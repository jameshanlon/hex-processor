==> flow/design.v <==
package hex_pkg;
  localparam MEM_ADDR_WIDTH = 21;
  localparam MEM_ADDR_MSB = MEM_ADDR_WIDTH-1;
  localparam MEM_ADDR_WORD_LSB = 2;
  localparam MEM_ADDR_BYTE_LSB = 0;
  localparam MEM_WIDTH = 32;
  localparam MEM_DEPTH = 1 << (MEM_ADDR_WIDTH - 2);
  localparam DATA_WIDTH = 32;
  localparam INSTR_OPC_WIDTH = 4;
  localparam INSTR_OPR_WIDTH = 4;
  localparam INSTR_WIDTH = INSTR_OPC_WIDTH + INSTR_OPR_WIDTH;
  localparam SYSCALL_OPC_WIDTH = 2;
  localparam NUM_LINKS = 4;
  localparam NUM_CORES = 4;
  localparam SLOT_W    = $clog2(NUM_LINKS);  
  localparam CID_W     = $clog2(NUM_CORES);  
  typedef logic [MEM_ADDR_WIDTH-1:0]  iaddr_t;  
  typedef logic [MEM_ADDR_WIDTH-1:2]  waddr_t;  
  typedef logic [MEM_WIDTH-1:0]       data_t;
  typedef logic [INSTR_OPR_WIDTH-1:0] operand_t;
  typedef enum logic [INSTR_OPC_WIDTH-1:0] {
    LDAM = 'h0,
    LDBM = 'h1,
    STAM = 'h2,
    LDAC = 'h3,
    LDBC = 'h4,
    LDAP = 'h5,
    LDAI = 'h6,
    LDBI = 'h7,
    STAI = 'h8,
    BR   = 'h9,
    BRZ  = 'hA,
    BRN  = 'hB,
    OPR  = 'hD,
    PFIX = 'hE,
    NFIX = 'hF
  } opcode_t;
  typedef enum logic [INSTR_OPR_WIDTH-1:0] {
    BRB = 0,
    ADD = 1,
    SUB = 2,
    SVC = 3,
    IN  = 4,
    OUT = 5
  } opr_opcode_t;
  typedef enum logic [SYSCALL_OPC_WIDTH-1:0] {
    EXIT  = 0,
    WRITE = 1,
    READ  = 2
  } syscall_t;
  typedef struct packed {
    opcode_t  opcode;
    operand_t operand;
  } instr_t;
  typedef logic [CID_W-1:0]  core_id_t;
  typedef logic [SLOT_W-1:0] slot_t;
  typedef struct packed {
    core_id_t dst_core;
    slot_t    dst_slot;
    core_id_t src_core;
    data_t    word;
  } data_flit_t;
  typedef struct packed {
    core_id_t dst_core;
  } ack_flit_t;
endpackage
module link_interface (
    input  logic               i_clk,
    input  logic               i_rst,
    input  hex_pkg::core_id_t  i_core_id,
    input  logic               i_op_out,
    input  logic               i_op_in,
    input  hex_pkg::slot_t     i_slot,
    input  hex_pkg::data_t     i_areg,
    output logic               o_busy,
    output logic               o_done,
    output hex_pkg::data_t     o_in_word,
    input  logic               i_cfg_we,
    input  hex_pkg::slot_t     i_cfg_slot,
    input  hex_pkg::core_id_t  i_cfg_dst_core,
    input  hex_pkg::slot_t     i_cfg_dst_slot,
    output logic                o_dnet_valid,
    output hex_pkg::core_id_t   o_dnet_dst,
    output hex_pkg::data_flit_t o_dnet_flit,
    input  logic                i_dnet_in_ready,
    input  logic                i_dnet_valid,
    input  hex_pkg::data_flit_t i_dnet_flit,
    output logic                o_dnet_out_ready,
    output logic               o_anet_valid,
    output hex_pkg::core_id_t  o_anet_dst,
    output hex_pkg::ack_flit_t o_anet_flit,
    input  logic               i_anet_in_ready,
    input  logic               i_anet_valid,
    input  hex_pkg::ack_flit_t i_anet_flit,
    output logic               o_anet_out_ready
  );
  hex_pkg::core_id_t rt_core [hex_pkg::NUM_LINKS];
  hex_pkg::slot_t    rt_slot [hex_pkg::NUM_LINKS];
  always_ff @(posedge i_clk)
    if (i_cfg_we) begin
      rt_core[i_cfg_slot] <= i_cfg_dst_core;
      rt_slot[i_cfg_slot] <= i_cfg_dst_slot;
    end
  logic [hex_pkg::NUM_LINKS-1:0] rx_valid;
  hex_pkg::core_id_t             rx_src  [hex_pkg::NUM_LINKS];
  hex_pkg::data_t                rx_word [hex_pkg::NUM_LINKS];
  assign o_dnet_out_ready = i_dnet_valid && !rx_valid[i_dnet_flit.dst_slot];
  assign o_anet_out_ready = 1'b1;
  typedef enum logic [1:0] { IDLE, OUT_SEND, OUT_WAIT, IN_ACK } state_t;
  state_t st;
  always_comb begin
    o_dnet_valid = 1'b0;
    o_dnet_dst   = '0;
    o_dnet_flit  = '0;
    o_anet_valid = 1'b0;
    o_anet_dst   = '0;
    o_anet_flit  = '0;
    o_done       = 1'b0;
    o_in_word    = rx_word[i_slot];
    o_busy       = (i_op_out || i_op_in);
    unique case (st)
      OUT_SEND: begin
        o_dnet_valid         = 1'b1;
        o_dnet_dst           = rt_core[i_slot];
        o_dnet_flit.dst_core = rt_core[i_slot];
        o_dnet_flit.dst_slot = rt_slot[i_slot];
        o_dnet_flit.src_core = i_core_id;
        o_dnet_flit.word     = i_areg;
      end
      OUT_WAIT: begin
        if (i_anet_valid) o_done = 1'b1;  
      end
      IN_ACK: begin
        o_anet_valid         = 1'b1;
        o_anet_dst           = rx_src[i_slot];
        o_anet_flit.dst_core = rx_src[i_slot];
        if (i_anet_in_ready) o_done = 1'b1;
      end
      default: ;  
    endcase
    if (o_done) o_busy = 1'b0;
  end
  always_ff @(posedge i_clk or posedge i_rst)
    if (i_rst) begin
      st <= IDLE;
      rx_valid <= '0;
    end else begin
      if (i_dnet_valid && o_dnet_out_ready) begin
        rx_valid[i_dnet_flit.dst_slot] <= 1'b1;
        rx_src  [i_dnet_flit.dst_slot] <= i_dnet_flit.src_core;
        rx_word [i_dnet_flit.dst_slot] <= i_dnet_flit.word;
      end
      unique case (st)
        IDLE: begin
          if (i_op_out)                         st <= OUT_SEND;
          else if (i_op_in && rx_valid[i_slot]) st <= IN_ACK;
        end
        OUT_SEND: if (i_dnet_in_ready) st <= OUT_WAIT;
        OUT_WAIT: if (i_anet_valid)    st <= IDLE;
        IN_ACK:   if (i_anet_in_ready) begin
                    rx_valid[i_slot] <= 1'b0;
                    st <= IDLE;
                  end
      endcase
    end
endmodule
-- From RTL to reports: link_interface
What the tools print for link_interface, step after step.
Lines are those of the file above, counted from 1.
Cell names lack the library's common part.
The mark -- stands for no value.
- top: link_interface
- clock: i_clk
- standard-cell library: sky130hd
- timing corner: tt_025C_1v80

-- After elaboration
Source: Yosys, flattened and elaborated. Widths are those after wreduce. Registers that Yosys merges into a memory's read port (data or address) are not register bits. Print and check cells do not count. Equal cells are merged and count once.
Yosys's memory passes give these memory sizes; they may raise the number of words (mostly to a power of two), join words into wider ones and drop unused or constant bits.
- bitwise operators: 7
- $add $sub $neg at 2
- shift operators at 5
- noted reduce/logical cells: 15
- equal/unequal tests: 13
- mux-type cells at 26
- operators with widths (operator ; number):
    case mux 32 bit (select 4 bit) ; 1
    two-way mux 32 bit ; 1
    two-way mux 2 bit ; 12
    case mux 2 bit (select 4 bit) ; 2
    variable shift 1 x 3 -> 4 bit (first input constant) ; 3
    equality test 2 bit (second input constant) ; 6
    AND reduction 3 bit ; 4
    indexed select 4 x 2 -> 1 bit ; 2
    bitwise AND 4 bit ; 2
    OR 4 bit ; 2
    inverter 4 bit ; 2
    case mux 4 bit (select 2 bit) ; 1
    two-way mux 4 bit ; 2
    equality test 2 x 1 -> 1 bit (second input constant) ; 3
    inequality test 2 bit (second input constant) ; 3
    negator 2 -> 3 bit ; 2
    zero test 2 bit ; 3
    two-way mux 1 bit ; 6
    AND reduction 5 bit ; 1
    nonzero test 4 bit ; 1
    logical AND 1 bit ; 3
    inequality test 3 bit (second input constant) ; 1
    OR reduction 3 bit ; 1
    case mux 1 bit (select 2 bit) ; 1
    logical OR 1 bit ; 1
    inverter 1 bit ; 1
    zero test 1 bit ; 1
- noted memories kept: 2
- noted memory bits (writable): 16
- register bits at 142
- elaborated cells at 80
- input port bits: 91
- noted output and inout bits: 82
- memory list (memory ; words ; bits a word ; read ports ; write ports ; line ; text):
    rt_core ; 4 ; 2 ; 1 ; 1 ; 97 ; hex_pkg::core_id_t rt_core [hex_pkg::NUM_LINKS];
    rt_slot ; 4 ; 2 ; 1 ; 1 ; 98 ; hex_pkg::slot_t    rt_slot [hex_pkg::NUM_LINKS];

-- Depth
Longest topological path by Yosys (ltp), each cell counted once; first at word level (registers and memories cut), then after technology mapping (sequential cells cut; the memories' decode and read muxes count).
- noted word-level depth: 10
- ABC_AREA at 0
- depth in mapped cells at 5
- mapped depth without buffers: 3

-- After synthesis
The flow's flattened synthesis, as Yosys stat reports it; memories are mapped. The netlist is that of the ABC_AREA named above (0 if unset); the other value can give another one.
Totals and module areas in this step are rounded.
- buffer cells: 20
- chip area (Yosys): 6300 µm²
- mapped cells: 306
- flip-flops at 160
- area of sequential cells: 4770 µm²
- cell types (cell type ; number ; total area (µm²)):
    edfxtp_1 ; 152 ; 4.56E+03
    mux4_2 ; 33 ; 743.213
    and2_1 ; 40 ; 250.24
    dfrtp_1 ; 7 ; 175.168
    mux4_1 ; 6 ; 157.651
    buf_4 ; 7 ; 52.55
    nand2_1 ; 8 ; 30.029
    dfstp_2 ; 1 ; 26.275
    inv_1 ; 7 ; 26.275
    clkbuf_1 ; 6 ; 22.522
    nor2_1 ; 6 ; 22.522
    buf_12 ; 1 ; 20.019
    buf_2 ; 4 ; 20.019
    mux2i_1 ; 2 ; 20.019
    o21ai_0 ; 3 ; 15.014
    a31oi_1 ; 2 ; 12.512
    nand2b_1 ; 2 ; 12.512
    nor4_1 ; 2 ; 12.512
Not listed: further types 16, cells in them 17.

-- Path before layout
Source: OpenSTA report_checks on the synthesized netlist (no wires, ideal clock, input and output delay 20% of the period each), path of least setup slack; recovery checks are left aside. Register names are those of the netlist, which keeps one name where synthesis merged equal registers.
- kind: input to register
- start: in i_dnet_flit
- end: reg rx_src[0][0]
- setup slack: 0.554 ns
- data arrival time at 4.695 ns
- noted driving pins on the path: 2
- data required time at 5.249 ns
- noted setup time: 0.511 ns
- clock period at 5.76 ns
- path delay: 4.054 ns
- noted path buffers: 1
- input delay: 1.152 ns
- period reached after synthesis: 5.206 ns
"path delay" is the arrival time less input delay plus setup time.
"driving pins on the path" counts driving pins, that of a launching flip-flop among them; a cell with two outputs on the path counts twice.
"period reached after synthesis" = period - worst setup slack (recovery checks aside). The figure is calculated, with input and output delays left at 20% of the set period.
Where an end lacks its bit number, it is one bit of the signal, or one of the new flip-flops if synthesis recoded a state register.
The rows between start and end are the longest chain of elaborated cells between them; the timing report does not say that the signal goes this way. Where chains are equally long, one stands for them.
Each line given opens the expression or statement behind the cell; cells for indexed reads and writes are added by Yosys, which also makes memories of some case tables.
Where a signal picks the word or bit written, the line may be left out of the assigning lines.
- cells stage by stage: clkbuf_1 -> nor4_1
- noted cells in the longest elaborated chain: 5
- elaborated cells on any way between the ends: 6
- ends and longest elaborated chain, after synthesis (item ; line ; text):
    start: declaration ; 87 ; input  hex_pkg::data_flit_t i_dnet_flit,
    indexed select 4 x 2 -> 1 bit ; 107 ; assign o_dnet_out_ready = i_dnet_valid && !rx_valid[i_dnet_flit.dst_slot];
    zero test 1 bit ; 107 ;
    logical AND 1 bit ; 107 ;
    logical AND 1 bit ; 148 ; if (i_dnet_valid && o_dnet_out_ready) begin
    AND reduction 3 bit ; -- ;
    end: declaration ; 105 ; hex_pkg::core_id_t             rx_src  [hex_pkg::NUM_LINKS];

-- Path in the finished layout
Path of least setup slack in the final report of flow run A (OpenROAD, finished layout, wires in). Where an end is a register, its clock arrival counts in the times.
- kind: input to output
- start: in i_dnet_flit
- end: out o_dnet_out_ready
- data required time at 3.65 ns
- data arrival time at 2.81 ns
- noted path buffers: 2
- noted driving pins on the path: 4
- setup slack: 0.84 ns
- input delay: 0.91 ns
- clock period at 4.56 ns
Where an end lacks its bit number, it is one bit of the signal, or one of the new flip-flops if synthesis recoded a state register.
The rows between start and end are the longest chain of elaborated cells between them; the timing report does not say that the signal goes this way. Where chains are equally long, one stands for them.
- cells stage by stage: clkdlybuf4s50_1 -> mux4_2 -> nor2b_1 -> clkdlybuf4s50_1
- noted cells in the longest elaborated chain: 3
- elaborated cells on any way between the ends: 3
- ends and longest elaborated chain, post-layout (item ; line ; text):
    start: declaration ; 87 ; input  hex_pkg::data_flit_t i_dnet_flit,
    indexed select 4 x 2 -> 1 bit ; 107 ; assign o_dnet_out_ready = i_dnet_valid && !rx_valid[i_dnet_flit.dst_slot];
    zero test 1 bit ; 107 ;
    logical AND 1 bit ; 107 ;
    end: declaration ; 88 ; output logic                o_dnet_out_ready,

Hand-over note for link_interface

Record of 2 stored runs of the RTL-to-layout flow on link_interface, platform sky130hd. The runs are unordered. Constraints: input delay and output delay 20% of the set period each, output load 0.01 pF.
"achieved clock period" is the run's clock period less its worst setup slack. It is reckoned from that one timing run; input and output delays stay at 20% of the period that was set.
"critical path time": the worst setup path's part of the clock period (all of it between registers, 20% less for each end at a port) less its slack. A launch clock that arrives late makes it longer, a capture clock that arrives late makes it shorter.
"power consumption" rests on the timing tool's default activity at the inputs, not on a simulated workload.
Results are given in rounded form.

Flow run A

==> flow/run.sh <==
#!/bin/bash
# the make line also repeats the synthesis and layout settings of config.mk as NAME=value (left out here)
make -C /OpenROAD-flow-scripts/flow DESIGN_CONFIG=/design/flow/config.mk WORK_HOME=/design/flow/orfs CLKGATE_MAP_FILE= finish
==> flow/config.mk <==
export PLATFORM = sky130hd
export DESIGN_NAME = link_interface
export DESIGN_NICKNAME = link_interface
export VERILOG_FILES = /design/flow/design.v
export SDC_FILE = /design/flow/constraint.sdc
export NUM_CORES = 4
export LEC_CHECK = 0
export CAP_MARGIN = 20
export CORE_MARGIN = 2
export CORE_UTILIZATION = 16
export CTS_CLUSTER_SIZE = 68
export GPL_ROUTABILITY_DRIVEN = 1
export GPL_TIMING_DRIVEN = 1
export PLACE_DENSITY_LB_ADDON = 0.17
export SLEW_MARGIN = 20
==> flow/constraint.sdc <==
create_clock -name core_clock -period 4.56 [get_ports {i_clk}]
set_input_delay 0.9120 -clock core_clock [delete_from_list [all_inputs] [get_ports {i_clk}]]
set_output_delay 0.9120 -clock core_clock [all_outputs]
set_load 0.01 [all_outputs]

Measured in flow run A:
- worst setup slack after layout at 0.841 ns
- noted the die footprint: 41000 µm²
- synthesized cell area at 6300 µm²
- area of the standard cells in the finished layout at 9170 µm²
- power consumption at 3480 uW
- achieved clock period: 3.719 ns
- noted the critical path time: 1.89 ns
- kind of the worst setup path: input to output

Flow run B

==> flow/run.sh <==
#!/bin/bash
# the make line also repeats the synthesis and layout settings of config.mk as NAME=value (left out here)
make -C /OpenROAD-flow-scripts/flow DESIGN_CONFIG=/design/flow/config.mk WORK_HOME=/design/flow/orfs CLKGATE_MAP_FILE= finish
==> flow/config.mk <==
export PLATFORM = sky130hd
export DESIGN_NAME = link_interface
export DESIGN_NICKNAME = link_interface
export VERILOG_FILES = /design/flow/design.v
export SDC_FILE = /design/flow/constraint.sdc
export NUM_CORES = 4
export LEC_CHECK = 0
export CAP_MARGIN = 10
export CELL_PAD_IN_SITES_DETAIL_PLACEMENT = 2
export CELL_PAD_IN_SITES_GLOBAL_PLACEMENT = 3
export CORE_ASPECT_RATIO = 1.26
export CORE_MARGIN = 2
export CORE_UTILIZATION = 41
export GPL_TIMING_DRIVEN = 1
export MAX_ROUTING_LAYER = met5
export MIN_ROUTING_LAYER = met2
export PLACE_DENSITY_LB_ADDON = 0.24
export SETUP_SLACK_MARGIN = 0.53
export SLEW_MARGIN = 20
==> flow/constraint.sdc <==
create_clock -name core_clock -period 4.01 [get_ports {i_clk}]
set_input_delay 0.8020 -clock core_clock [delete_from_list [all_inputs] [get_ports {i_clk}]]
set_output_delay 0.8020 -clock core_clock [all_outputs]
set_load 0.01 [all_outputs]

Measured in flow run B:
- worst setup slack after layout at 0.686 ns
- noted the die footprint: 16400 µm²
- synthesized cell area at 6300 µm²
- area of the standard cells in the finished layout at 8780 µm²
- power consumption at 4020 uW
- achieved clock period: 3.324 ns
- noted the critical path time: 1.72 ns
- kind of the worst setup path: input to output

End of note.
